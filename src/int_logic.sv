==> flow/design.v <==
`timescale 1ns / 1ps
module int_logic(
    input  logic              clk,
    input  logic              rst_n,
    input  logic              CE,
    input  logic [31:0]       A,
    input  logic [31:0]       B,
    input  logic [ 1:0]       logic_ctrl, 
    output logic              ready,
    output logic [31:0]       dout,
    output logic              done
    );
    logic [31:0] result;
    always_ff @(posedge clk)
    begin
        if((!CE) | (!rst_n))
            result <= 32'h0;
        else
        begin
            case(logic_ctrl)
                2'd2:       result <= (A < B); 
                2'd1:       result <=  A & B; 
                2'd0:       result <=  A | B; 
                default:    result <=  32'h0;
            endcase
        end
    end
    always_ff @(posedge clk)
    begin
        if((!CE) | (!rst_n))
            done <= 1'b0;
        else
            done <= 1'b1;
    end
    assign dout = (rst_n) ? result:32'h0;
    assign ready = 1;  
endmodule
* Step by step through the tools: int_logic
Tool output for the design above, in the order of the flow. Lines are those of the file above, counted from 1. Cell names lack the library's common part. Not given: --
Set-up: design top int_logic, clock input clk, cell library sky130hd, library corner tt_025C_1v80

* Elaborated design
Source: Yosys, flattened and elaborated, memories not mapped. Widths are those after wreduce; folded enables and synchronous resets count as part of the registers. Registers that Yosys merges into a memory's read port (data or address) are not register bits. Print and check cells do not count. Equal cells are merged and count once.
Storage and ports: flip-flop bits (word level) 33, bits in latches 0, RAM bits 0, ROM bits 0, word width x clocked read ports 0, memories kept 0, output and inout bits 34, word-level cells 14
Cells by class: add/sub/neg operators 0, multiply operators 0, divide/modulo/power cells 0, $lt $le $gt $ge 1, eq/ne operators 2, shift operators 0, mux-type cells 3, bitwise gates (word level) 3, reduce/logical cells 3
Operator list (number):
- parallel mux 32 bit (select 3 bit) | 1
- less-than comparator 32 bit | 1
- bitwise AND 32 bit | 1
- bitwise OR 32 bit | 1
- 2-to-1 mux 32 bit | 1
- logical NOT 1 bit | 2
- == test 2 x 1 -> 1 bit with constant B | 1
- == test 2 bit with constant B | 1
- logical NOT 2 bit | 1
- bitwise OR 1 bit | 1
- 2-to-1 mux 1 bit | 1

* Logic depth
Depth = most cells in a row (Yosys ltp): at word level without a register or memory, in the mapped netlist without a sequential cell, where the memories' decode and read muxes count.
Depth: depth after elaboration 3, ABC_AREA 1, gate-level depth with buffers 14, mapped depth without buffers 14

* Mapped cells and area
Yosys stat after the flow's synthesis: flattened, memories mapped to cells. It holds for the ABC_AREA given above (unset counts as 0); a run with the other value may have another netlist. Totals and module areas in this step are rounded.
Synthesis totals: cells in the netlist 455, synthesis area 0.00326 mm², sequential part of the area 0.000661 mm², flip-flops 33, buffer cells 14
Cells by type:
- ha_1 | number 93, total area 1.16E+03 µm²
- dfxtp_1 | number 33, total area 660.634 µm²
- inv_1 | number 117, total area 439.171 µm²
- nand2_1 | number 85, total area 319.056 µm²
- a21oi_1 | number 43, total area 215.206 µm²
- or2_2 | number 20, total area 125.12 µm²
- nor2_1 | number 18, total area 67.565 µm²
- or2_1 | number 8, total area 50.048 µm²
- or2_0 | number 6, total area 37.536 µm²
- clkbuf_1 | number 9, total area 33.782 µm²
- nor4_4 | number 1, total area 21.27 µm²
- buf_2 | number 4, total area 20.019 µm²
- o21ai_0 | number 4, total area 20.019 µm²
- nor3_1 | number 3, total area 15.014 µm²
- o21bai_1 | number 2, total area 15.014 µm²
- nand3_1 | number 2, total area 10.01 µm²
- nor3_2 | number 1, total area 10.01 µm²
- or2_4 | number 1, total area 8.758 µm²
Other cell types: 5; their cells: 5.

* Path before layout
Path of least setup slack by OpenSTA after synthesis, without wires, with an ideal clock, recovery checks aside; 20% of the period is set as input and as output delay. Where synthesis merged equal registers, the netlist keeps one of their names.
Timing post-synthesis: kind input to register, start point input A[27], end point register result[0], period 2.69 ns, external input delay 0.538 ns, setup time 0.132 ns, arrival time 1.598 ns, required time 2.558 ns, path slack 0.959 ns, path delay 1.192 ns, stages 8, buffers on the path 0, synthesis period reached 1.731 ns
"path delay" = arrival - input delay + setup time. "stages": output pins that drive a net of the path, with the launching flip-flop's if there is one; two outputs of one cell count as two. "synthesis period reached" is the clock period less the worst setup slack; recovery checks do not enter. This is arithmetic on one report: input and output delays are still those of the set period (20% each). Between the ends stands the longest chain of elaborated cells between them, by number of cells; it is not shown to be the way that was timed. Of several equally long chains one is given. A line is the first line of the expression or statement that the cell stems from. Yosys adds cells for indexed reads and writes and turns some case tables into memories. A register here has more assigning lines than the two given.
On the way, post-synthesis: path through inv_1 ha_1 or2_4 nor4_4 and2b_1 nand2_1 nand3_1 a21oi_1, length of the longest elaborated chain 2
Ends and longest elaborated chain, post-synthesis:
- from (decl) | line 6 | input  logic [31:0]       A,
- less-than comparator 32 bit | line 21 | 2'd2:       result <= (A < B);
- parallel mux 32 bit (select 3 bit) | line 20 | case(logic_ctrl)
- to (assign) | line 21
- to (assign) | line 22 | 2'd1:       result <=  A & B;
- to (decl) | line 13 | logic [31:0] result;

* Worst path after layout
From the final timing report of run 1: the path of least setup slack in the routed layout; clock arrival at registers is part of the times.
Timing post-layout: kind input to output, start point input rst_n, end point output dout[31], period 2.14 ns, external input delay 0.43 ns, output delay 0.43 ns, arrival time 1.33 ns, required time 1.71 ns, path slack 0.38 ns, stages 5, buffers on the path 3
Between the ends stands the longest chain of elaborated cells between them, by number of cells; it is not shown to be the way that was timed. Of several equally long chains one is given.
On the way, post-layout: path through buf_4 buf_6 nand2_1 inv_1 clkdlybuf4s50_1, length of the longest elaborated chain 1
Ends and longest elaborated chain, post-layout:
- from (decl) | line 4 | input  logic              rst_n,
- 2-to-1 mux 32 bit | line 35 | assign dout = (rst_n) ? result:32'h0;
- to (decl) | line 10 | output logic [31:0]       dout,

## Implementation results

Below are 2 stored runs of the flow (Yosys, OpenROAD; platform sky130hd) on int_logic, each with its settings and what was measured, unordered. Constraints: input delay and output delay 20% of the set period each, output load 0.01 pF.
"period achieved" means the clock period less the worst setup slack. The figure is calculated, with input and output delays left at 20% of the set period.
"critical path time" means the part of the period allowed to the worst setup path (the constraints hold back 20% at inputs and 20% at outputs) less its slack; where the path has registers, the arrival times of their clocks count too.
"total power of the final layout" rests on the timing tool's default activity at the inputs, not on a simulated workload.
Measured values are rounded.

[run 1] flow files
==> flow/run.sh <==
#!/bin/bash
# the make line also repeats the synthesis and layout settings of config.mk as NAME=value (left out here)
make -C /OpenROAD-flow-scripts/flow DESIGN_CONFIG=/design/flow/config.mk WORK_HOME=/design/flow/orfs CLKGATE_MAP_FILE= finish
==> flow/config.mk <==
export PLATFORM = sky130hd
export DESIGN_NAME = int_logic
export DESIGN_NICKNAME = int_logic
export VERILOG_FILES = /design/flow/design.v
export SDC_FILE = /design/flow/constraint.sdc
export NUM_CORES = 4
export LEC_CHECK = 0
export ABC_AREA = 1
export CAP_MARGIN = 20
export CORE_MARGIN = 2
export CORE_UTILIZATION = 37
export CTS_CLUSTER_SIZE = 27
export GPL_TIMING_DRIVEN = 1
export MAX_ROUTING_LAYER = met5
export PLACE_DENSITY_LB_ADDON = 0.1
export SETUP_SLACK_MARGIN = 0.45
export SLEW_MARGIN = 20
export TNS_END_PERCENT = 75
==> flow/constraint.sdc <==
create_clock -name core_clock -period 2.14 [get_ports {clk}]
set_input_delay 0.4280 -clock core_clock [delete_from_list [all_inputs] [get_ports {clk}]]
set_output_delay 0.4280 -clock core_clock [all_outputs]
set_load 0.01 [all_outputs]

[run 1] result: overall die area 0.00959 mm²; critical path time 0.91 ns; worst path kind input to output; mapped cell area after synthesis 0.00326 mm²; total power of the final layout 1870 µW; final utilization 60.0 %; total negative setup slack 0.000 ns; worst-case hold slack 0.611 ns; setup slack of the critical path 0.379 ns; standard-cell area after layout 0.00518 mm²; period achieved 1.761 ns

[run 2] flow files
==> flow/run.sh <==
#!/bin/bash
# the make line also repeats the synthesis and layout settings of config.mk as NAME=value (left out here)
make -C /OpenROAD-flow-scripts/flow DESIGN_CONFIG=/design/flow/config.mk WORK_HOME=/design/flow/orfs CLKGATE_MAP_FILE= finish
==> flow/config.mk <==
export PLATFORM = sky130hd
export DESIGN_NAME = int_logic
export DESIGN_NICKNAME = int_logic
export VERILOG_FILES = /design/flow/design.v
export SDC_FILE = /design/flow/constraint.sdc
export NUM_CORES = 4
export LEC_CHECK = 0
export CAP_MARGIN = 30
export CELL_PAD_IN_SITES_DETAIL_PLACEMENT = 1
export CORE_ASPECT_RATIO = 0.86
export CORE_MARGIN = 2
export CORE_UTILIZATION = 53
export PLACE_DENSITY_LB_ADDON = 0.01
export SLEW_MARGIN = 20
==> flow/constraint.sdc <==
create_clock -name core_clock -period 1.32 [get_ports {clk}]
set_input_delay 0.2640 -clock core_clock [delete_from_list [all_inputs] [get_ports {clk}]]
set_output_delay 0.2640 -clock core_clock [all_outputs]
set_load 0.01 [all_outputs]

[run 2] result: stopped before the end: placement reported DPL-0033
